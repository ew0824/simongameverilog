==> flow/design.v <==
`timescale 1ns / 1ps
`timescale 1ns/1ps
module simon_fsm #(
    parameter N = 10           
)(
    input  wire         clk_tick,
    input  wire         reset,
    input  wire  [1:0]  lfsr_val,
    input  wire  [1:0]  seq_val,
    input  wire         btn_valid,
    input  wire  [1:0]  btn_val,
    output reg          write_en,
    output reg   [3:0]  wr_addr,
    output reg   [1:0]  wr_data,
    output reg   [3:0]  rd_addr,
    output reg          lfsr_enable,
    output reg   [3:0]  led,
    output reg          error_led,
    output reg   [2:0]  state,
    output      [3:0]   init_cnt     
);
    localparam [2:0]
      S_INIT  = 3'd0,
      S_PLAY  = 3'd1,
      S_WAIT  = 3'd2,
      S_CHECK = 3'd3,
      S_ERROR = 3'd4;
    reg [3:0] init_idx, play_idx, input_idx, round_cnt;
    reg [1:0] latched_btn;
    assign init_cnt = init_idx;
    always @(posedge clk_tick or posedge reset) begin
      if (reset) begin
        state       <= S_INIT;
        init_idx    <= 4'd0;
        play_idx    <= 4'd0;
        input_idx   <= 4'd0;
        round_cnt   <= 4'd0;
        write_en    <= 1'b0;
        lfsr_enable <= 1'b0;
        led         <= 4'd0;
        error_led   <= 1'b0;
      end else begin
        write_en    <= 1'b0;
        lfsr_enable <= 1'b0;
        case (state)
          S_INIT: begin
            if (init_idx < N) begin
              write_en    <= 1;
              lfsr_enable <= 1;
              wr_addr     <= init_idx;
              wr_data     <= lfsr_val;
              init_idx    <= init_idx + 1;
            end else begin
              round_cnt <= 4'd1;
              play_idx  <= 4'd0;
              state     <= S_PLAY;
            end
          end
          S_PLAY: begin
            if (play_idx < round_cnt) begin
              rd_addr  <= play_idx;
              led      <= 4'b0001 << seq_val;
              play_idx <= play_idx + 1;
            end else begin
              led       <= 4'd0;
              input_idx <= 4'd0;
              state     <= S_WAIT;
            end
          end
          S_WAIT: begin
            led <= 4'd0;
            if (btn_valid) begin
              latched_btn <= btn_val;
              state       <= S_CHECK;
            end
          end
          S_CHECK: begin
            led <= 4'd0;
            if (latched_btn == seq_val) begin
              input_idx <= input_idx + 1;
              if (input_idx + 1 == round_cnt) begin
                round_cnt <= round_cnt + 1;
                play_idx  <= 4'd0;
                state     <= S_PLAY;
              end else begin
                state <= S_WAIT;
              end
            end else begin
              error_led <= 1'b1;
              state     <= S_ERROR;
            end
          end
          S_ERROR: begin
            if (btn_valid) begin
              error_led <= 1'b0;
              round_cnt <= 4'd1;
              play_idx  <= 4'd0;
              state     <= S_PLAY;
            end
          end
          default: state <= S_INIT;
        endcase
      end
    end
endmodule
**Reports on simon_fsm**

Tool output for the design above, in the order of the flow.
Line numbers count from 1 in the design file above.
The mark -- stands for no value.

- Top: simon_fsm
- Clock input: clk_tick
- Library: sky130hd
- Corner: tt_025C_1v80

**Word level**

Yosys after proc, flatten, opt, wreduce and memory -nomap, before mapping. Memory bits, and registers merged into a memory's read port (data or address), are not among the register bits. Print and check cells are not counted. Equal cells are merged and count once.

- Mux-type cells: 28
- Equality and inequality tests: 14
- Div/mod/pow operators: 0
- Magnitude comparators: 2
- Multipliers: 0
- Shift operators: 1
- Bitwise logic cells: 1
- Reductions and logical operators: 16
- $add $sub $neg: 4

Operator list:

| operator | count |
|---|---|
| two-way mux 4 bit | 12 |
| inequality test 2 bit with constant B | 8 |
| case mux 4 bit (select 4 bit) | 1 |
| case mux 4 bit (select 2 bit) | 2 |
| AND reduction 3 bit | 5 |
| case mux 3 bit (select 5 bit) | 1 |
| two-way mux 3 bit | 5 |
| adder 4 x 1 -> 4 bit with constant B | 3 |
| case mux 4 bit (select 3 bit) | 1 |
| nonzero test 2 bit | 3 |
| equality test 3 x 2 -> 1 bit with constant B | 2 |
| AND reduction 6 bit | 1 |
| adder 4 x 1 -> 5 bit with constant B | 1 |
| equality test 5 x 4 -> 1 bit | 1 |
| AND reduction 5 bit | 1 |
| << shifter 1 x 2 -> 4 bit with constant A | 1 |
| less-than comparator 4 bit | 1 |
| less-than comparator 4 bit with constant B | 1 |
| AND reduction 4 bit | 1 |
| nonzero test 4 bit | 1 |
| two-way mux 1 bit | 4 |
| equality test 3 x 1 -> 1 bit with constant B | 1 |
| equality test 3 bit with constant B | 1 |
| logical NOT 3 bit | 1 |
| nonzero test 3 bit | 1 |
| equality test 2 bit | 1 |
| AND reduction 2 bit | 1 |
| OR reduction 2 bit | 1 |

Not listed: further kinds 3, cells in them 3.

- Memory bits (writable): 0
- Register bits: 37
- Memory bits (read-only): 0
- Output and inout port bits: 24
- Cells after elaboration: 78
- Word width x clocked read ports: 0
- Memory cells: 0
- Latch bits: 0
- Bits of input ports: 9

**Logic depth**

Longest topological path by Yosys (ltp), each cell counted once; first at word level (registers and memories cut), then after technology mapping (sequential cells cut; the memories' decode and read muxes count).

- Word-level depth: 5
- ABC_AREA: 0
- Depth in mapped cells: 7
- Mapped depth without buffers: 7

**Synthesis result**

The flow's flattened synthesis, as Yosys stat reports it; memories are mapped. The netlist is that of the ABC_AREA named above (0 if unset); the other value can give another one.

Cell types:

| cell type | count | total area (µm²) |
|---|---|---|
| sky130_fd_sc_hd__dfrtp_1 | 25 | 625.6 |
| sky130_fd_sc_hd__edfxtp_1 | 12 | 360.346 |
| sky130_fd_sc_hd__ha_1 | 7 | 87.584 |
| sky130_fd_sc_hd__xnor2_1 | 7 | 61.309 |
| sky130_fd_sc_hd__a22o_1 | 4 | 35.034 |
| sky130_fd_sc_hd__nor2_1 | 9 | 33.782 |
| sky130_fd_sc_hd__inv_1 | 8 | 30.029 |
| sky130_fd_sc_hd__o211ai_1 | 4 | 30.029 |
| sky130_fd_sc_hd__a2111oi_4 | 1 | 27.526 |
| sky130_fd_sc_hd__a21oi_1 | 5 | 25.024 |
| sky130_fd_sc_hd__nand2b_1 | 4 | 25.024 |
| sky130_fd_sc_hd__o21ai_0 | 5 | 25.024 |
| sky130_fd_sc_hd__mux2_2 | 2 | 22.522 |
| sky130_fd_sc_hd__nand2_1 | 6 | 22.522 |
| sky130_fd_sc_hd__a211oi_4 | 1 | 20.019 |
| sky130_fd_sc_hd__a32o_1 | 2 | 20.019 |
| sky130_fd_sc_hd__nand3_2 | 2 | 20.019 |
| sky130_fd_sc_hd__a31oi_1 | 3 | 18.768 |

Other cell types: 34; their cells: 47.

- Synthesis area: 1868.0 µm²
- Flip-flop cells: 37
- Sequential part of the area: 985.9 µm²
- Buffer cells: 5
- Standard cells after synthesis: 154

**Worst setup path after synthesis**

Source: OpenSTA report_checks on the synthesized netlist (no wires, ideal clock, input and output delay 20% of the period each), path of least setup slack; recovery checks are left aside. Register names are those of the netlist, which keeps one name where synthesis merged equal registers.

- Path type: register to register
- Start point: register round_cnt[1]
- End point: register rd_addr[0]
- Arrival: 1555 ps
- Stages on the path: 6
- Data required time: 2051 ps
- Setup time: 329 ps
- Launch time at the first pin: 0 ps
- Delay of the path: 1884 ps
- Clock period: 2380 ps
- Path buffers: 0
- Path slack: 495 ps
- Period reached after synthesis: 1885 ps

"delay of the path" = arrival - input delay + setup time.
"stages on the path" counts driving pins, that of a launching flip-flop among them; a cell with two outputs on the path counts twice.
"period reached after synthesis" is the clock period less the worst setup slack; recovery checks do not enter. This is arithmetic on one report: input and output delays are still those of the set period (20% each).
Between the ends stands the longest chain of elaborated cells between them, by number of cells; it is not shown to be the way that was timed. Of several equally long chains one is given.
A line is the first line of the expression or statement that the cell stems from. Yosys adds cells for indexed reads and writes and turns some case tables into memories.
A register here has more assigning lines than the two given.

- Cell sequence: sky130_fd_sc_hd__dfrtp_1 sky130_fd_sc_hd__inv_1 sky130_fd_sc_hd__ha_1 sky130_fd_sc_hd__a2111oi_4 sky130_fd_sc_hd__o21ai_0 sky130_fd_sc_hd__nor2_1
- Cells in the longest elaborated chain: 2
- Elaborated cells between the ends (all ways): 2
- Source lines of those cells: 1
- Classes of those cells: compare (1); reduce/logical (1)

Ends and longest elaborated chain, post-synthesis:

| element | line | RTL |
|---|---|---|
| start, declared | 28 | `reg [3:0] init_idx, play_idx, input_idx, round_cnt;` |
| start, assigned | 37 | `round_cnt   <= 4'd0;` |
| start, assigned | 82 | `round_cnt <= round_cnt + 1;` |
| less-than comparator 4 bit | 60 | `if (play_idx < round_cnt) begin` |
| AND reduction 3 bit | -- |  |
| end, assigned | 61 | `rd_addr  <= play_idx;` |
| end, declared | 15 | `output reg   [3:0]  rd_addr,` |

**Timing after layout**

Path of least setup slack in the final report of flow run 2 (OpenROAD, finished layout, wires in). Where an end is a register, its clock arrival counts in the times.
The report prints the path's times to 10 ps; the period is as set.

- Path type: register to register
- Start point: register round_cnt[1]
- End point: register rd_addr[2]
- Path buffers: 0
- Launch time at the first pin: 290 ps
- Setup time: 320 ps
- Stages on the path: 6
- Clock period: 2890 ps
- Arrival: 2130 ps
- Data required time: 2850 ps
- Path slack: 720 ps

Between the ends stands the longest chain of elaborated cells between them, by number of cells; it is not shown to be the way that was timed. Of several equally long chains one is given.
A register here has more assigning lines than the two given.

- Cell sequence: sky130_fd_sc_hd__dfrtp_1 sky130_fd_sc_hd__inv_1 sky130_fd_sc_hd__ha_1 sky130_fd_sc_hd__a2111oi_4 sky130_fd_sc_hd__o21ai_0 sky130_fd_sc_hd__nor2_1
- Cells in the longest elaborated chain: 2
- Elaborated cells between the ends (all ways): 2
- Source lines of those cells: 1
- Classes of those cells: compare (1); reduce/logical (1)

Ends and longest elaborated chain, post-layout:

| element | line | RTL |
|---|---|---|
| start, declared | 28 | `reg [3:0] init_idx, play_idx, input_idx, round_cnt;` |
| start, assigned | 37 | `round_cnt   <= 4'd0;` |
| start, assigned | 82 | `round_cnt <= round_cnt + 1;` |
| less-than comparator 4 bit | 60 | `if (play_idx < round_cnt) begin` |
| AND reduction 3 bit | -- |  |
| end, assigned | 61 | `rd_addr  <= play_idx;` |
| end, declared | 15 | `output reg   [3:0]  rd_addr,` |

Memo
Re: implementation data of simon_fsm

Design simon_fsm on sky130hd. What follows are 2 stored runs of the flow, each under its own settings; their order means nothing. The constraints put input and output delay at 20% of the set period each and load the outputs with 0.01 pF.
By "period achieved" is meant the clock period of the run minus its worst setup slack. This is arithmetic on one report: input and output delays are still those of the set period (20% each).
By "overall power" is meant OpenSTA's value without simulated activity: inputs other than the clock are taken to toggle once in ten clock periods, and the tool carries that through the logic.

### Flow run 1

==> flow/run.sh <==
#!/bin/bash
# the make line also repeats the synthesis and layout settings of config.mk as NAME=value (left out here)
make -C /OpenROAD-flow-scripts/flow DESIGN_CONFIG=/design/flow/config.mk WORK_HOME=/design/flow/orfs CLKGATE_MAP_FILE= finish
==> flow/config.mk <==
export PLATFORM = sky130hd
export DESIGN_NAME = simon_fsm
export DESIGN_NICKNAME = simon_fsm
export VERILOG_FILES = /design/flow/design.v
export SDC_FILE = /design/flow/constraint.sdc
export NUM_CORES = 4
export LEC_CHECK = 0
export CAP_MARGIN = 20
export CELL_PAD_IN_SITES_GLOBAL_PLACEMENT = 3
export CORE_MARGIN = 9
export CORE_UTILIZATION = 60
export GPL_TIMING_DRIVEN = 1
export MAX_ROUTING_LAYER = met5
export PLACE_DENSITY_LB_ADDON = 0.08
export SETUP_SLACK_MARGIN = 0.04
export SLEW_MARGIN = 35
export TNS_END_PERCENT = 45
==> flow/constraint.sdc <==
create_clock -name core_clock -period 1.44 [get_ports {clk_tick}]
set_input_delay 0.2880 -clock core_clock [delete_from_list [all_inputs] [get_ports {clk_tick}]]
set_output_delay 0.2880 -clock core_clock [all_outputs]
set_load 0.01 [all_outputs]

Outcome of flow run 1: no final report: placement broke off with FLW-0024

### Flow run 2

==> flow/run.sh <==
#!/bin/bash
# the make line also repeats the synthesis and layout settings of config.mk as NAME=value (left out here)
make -C /OpenROAD-flow-scripts/flow DESIGN_CONFIG=/design/flow/config.mk WORK_HOME=/design/flow/orfs CLKGATE_MAP_FILE= finish
==> flow/config.mk <==
export PLATFORM = sky130hd
export DESIGN_NAME = simon_fsm
export DESIGN_NICKNAME = simon_fsm
export VERILOG_FILES = /design/flow/design.v
export SDC_FILE = /design/flow/constraint.sdc
export NUM_CORES = 4
export LEC_CHECK = 0
export CAP_MARGIN = 20
export CORE_MARGIN = 2
export CORE_UTILIZATION = 40
export SLEW_MARGIN = 20
==> flow/constraint.sdc <==
create_clock -name core_clock -period 2.89 [get_ports {clk_tick}]
set_input_delay 0.5780 -clock core_clock [delete_from_list [all_inputs] [get_ports {clk_tick}]]
set_output_delay 0.5780 -clock core_clock [all_outputs]
set_load 0.01 [all_outputs]

Results of flow run 2:
- Overall power: 2.521 mW
- Total negative slack: 0 ps
- Worst-case hold slack: 494 ps
- Area of the standard cells in the finished layout: 2302.2 µm²
- Die outline area: 5233.1 µm²
- Setup slack of the worst path: 716 ps
- Period achieved: 2174 ps
- Synthesis area: 1868.0 µm²
