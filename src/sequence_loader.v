==> flow/design.v <==
module sequence_loader #(
    parameter N = 10
) (
    input wire clk,
    input wire reset,
    input wire[1:0] lfsr_val,
    output reg write_en,
    output reg [3:0] wr_addr,
    output reg [1:0] wr_data,
    output reg lfsr_enable,
    output reg done
);
    reg [3:0] init_idx;
    always @(posedge clk or posedge reset) begin
        if (reset) begin
            init_idx <= 4'd0;
            write_en <= 1'b0;
            lfsr_enable <= 1'b0;
            done <= 1'b0;
        end else if (!done) begin
            if (init_idx < N) begin
                write_en <= 1'b1;
                lfsr_enable <= 1'b1;
                wr_addr <= init_idx;
                wr_data <= lfsr_val;
                init_idx <= init_idx + 1;
            end else begin
                write_en <= 1'b0;
                lfsr_enable <= 1'b0;
                done <= 1'b1;
            end
        end
    end
endmodule
Step by step through the tools: sequence_loader
What the tools print for sequence_loader, step after step.
Line numbers count from 1 in the design file above.
The mark - stands for no value.
- design top: sequence_loader
- clock port: clk
- cell library: sky130hd
- corner: tt_025C_1v80

Word-level counts
Counts by Yosys on the flattened word-level netlist (proc, flatten, opt, wreduce; memories kept). Register bits leave out memories and registers merged into their read ports (data or address); mux counts leave out enables and synchronous resets folded into registers. Print and check cells are left out. Cells with the same type and inputs are merged into one.
- noted bits in registers: 12
- RAM bits: 0
- noted clocked read ports x word width: 0
- noted bits in latches: 0
- memories: 0
- noted word-level cells: 14
- noted output and inout bits: 9
- ROM bits at 0
- input bits at 4
- eq/ne operators at 0
- bitwise logic cells: 2
- noted multiply operators: 0
- noted reductions and logical operators: 2
- noted $lt $le $gt $ge: 1
- noted div/mod/pow operators: 0
- add/sub/neg operators: 1
- muxes and demuxes at 3
- shift-type cells: 0
- operator list (operator ; number):
    4-bit by 1-bit adder with 4-bit output with constant B ; 1
    4-bit < comparator with constant B ; 1
    3-bit AND reduction ; 1
    1-bit 2-to-1 mux ; 3
    1-bit inverter ; 2
    2-bit AND reduction ; 1

Depth
Depth = most cells in a row (Yosys ltp): at word level without a register or memory, in the mapped netlist without a sequential cell, where the memories' decode and read muxes count.
- noted depth in word-level cells: 3
- noted ABC_AREA: 0
- mapped depth: 3
- gate-level depth less buffers at 3

Mapped cells and area
The flow's flattened synthesis, as Yosys stat reports it; memories are mapped. The netlist is that of the ABC_AREA named above (0 if unset); the other value can give another one.
- cell types (cell ; number ; total area (um^2)):
    sky130_fd_sc_hd__edfxtp_1 ; 6 ; 180.173
    sky130_fd_sc_hd__dfrtp_1 ; 6 ; 150.144
    sky130_fd_sc_hd__xnor2_2 ; 1 ; 16.266
    sky130_fd_sc_hd__mux2_4 ; 1 ; 15.014
    sky130_fd_sc_hd__ha_1 ; 1 ; 12.512
    sky130_fd_sc_hd__a41o_2 ; 1 ; 11.261
    sky130_fd_sc_hd__nand2_1 ; 3 ; 11.261
    sky130_fd_sc_hd__o21ai_2 ; 1 ; 8.758
    sky130_fd_sc_hd__buf_4 ; 1 ; 7.507
    sky130_fd_sc_hd__inv_1 ; 2 ; 7.507
    sky130_fd_sc_hd__nor3b_1 ; 1 ; 7.507
    sky130_fd_sc_hd__a31oi_1 ; 1 ; 6.256
    sky130_fd_sc_hd__nand2_2 ; 1 ; 6.256
    sky130_fd_sc_hd__a21oi_1 ; 1 ; 5.005
    sky130_fd_sc_hd__nand3_1 ; 1 ; 5.005
    sky130_fd_sc_hd__o21ai_0 ; 1 ; 5.005
    sky130_fd_sc_hd__nor2_1 ; 1 ; 3.754
- buffers at 1
- chip area (Yosys) at 459.2 um^2
- mapped cells at 30
- flip-flop cells at 12
- area of sequential cells: 330.3 um^2

Timing after synthesis
OpenSTA on the mapped netlist: ideal clock, no wires. The path of least setup slack (recovery checks aside). Input and output delay are each 20% of the period. Register names are those of the netlist, which keeps one name where synthesis merged equal registers.
- kind: register to register
- from: register init_idx[2]
- to: register wr_addr[0]
- driving pins on the path at 4
- clock period at 1870 ps
- setup slack: 549 ps
- arrival at 970 ps
- buffers on the path at 0
- time at the first pin: 0 ps
- data required time: 1520 ps
- delay of the path: 1320 ps
- library setup time: 350 ps
- synthesis period reached: 1321 ps
"delay of the path" = arrival - input delay + setup time.
"driving pins on the path" counts driving pins, that of a launching flip-flop among them; a cell with two outputs on the path counts twice.
"synthesis period reached" is the clock period less the worst setup slack; recovery checks do not enter. This is arithmetic on one report: input and output delays are still those of the set period (20% each).
The rows between start and end are the longest chain of elaborated cells between them; the timing report does not say that the signal goes this way. Where chains are equally long, one stands for them.
A line is the first line of the expression or statement that the cell stems from. Yosys adds cells for indexed reads and writes and turns some case tables into memories.
- path through: sky130_fd_sc_hd__dfrtp_1 > sky130_fd_sc_hd__o21ai_2 > sky130_fd_sc_hd__nand2_2 > sky130_fd_sc_hd__nor2_1
- length of the longest elaborated chain: 2
- elaborated cells between the ends (all ways): 2
- source lines of those cells at 1
- classes of those cells: compare: 1; reduce/logical: 1
- RTL lines, path post-synthesis (item ; line ; RTL):
    start, declared ; 13 ; reg [3:0] init_idx;
    start, assigned ; 16 ; init_idx <= 4'd0;
    start, assigned ; 26 ; init_idx <= init_idx + 1;
    4-bit < comparator ; 21 ; if (init_idx < N) begin
    3-bit AND reduction ; - ;
    end, assigned ; 24 ; wr_addr <= init_idx;
    end, declared ; 8 ; output reg [3:0] wr_addr,

Lab notebook: sequence_loader

Module sequence_loader, platform sky130hd: 2 stored runs of the flow (Yosys, OpenROAD) with differing settings, in no particular order. Input and output delays are each 20% of the period that was set; the output load is 0.01 pF.

Stored run 1
Settings were period_ns = 1.07; CORE_UTILIZATION = 35; PLACE_DENSITY_LB_ADDON = 0.03; CORE_ASPECT_RATIO = 0.73; CORE_MARGIN = 7; CELL_PAD_IN_SITES_DETAIL_PLACEMENT = 2; ABC_AREA = 0; GPL_ROUTABILITY_DRIVEN = 1; CTS_CLUSTER_SIZE = 38; CTS_CLUSTER_DIAMETER = 226; SLEW_MARGIN = 15; MAX_ROUTING_LAYER = met4; CAP_MARGIN = 20
- incomplete, floorplanning halted on PDN-0185

Stored run 2
Settings were period_ns = 2.12; CORE_UTILIZATION = 30; SETUP_SLACK_MARGIN = -0.13; PLACE_DENSITY_LB_ADDON = 0.12; HOLD_SLACK_MARGIN = 0.05; CORE_ASPECT_RATIO = 0.53; CELL_PAD_IN_SITES_GLOBAL_PLACEMENT = 1; CTS_CLUSTER_SIZE = 34; CTS_CLUSTER_DIAMETER = 61; SLEW_MARGIN = 40; MIN_ROUTING_LAYER = met1; CAP_MARGIN = 20; CORE_MARGIN = 2
- incomplete, floorplanning halted on PDN-0185
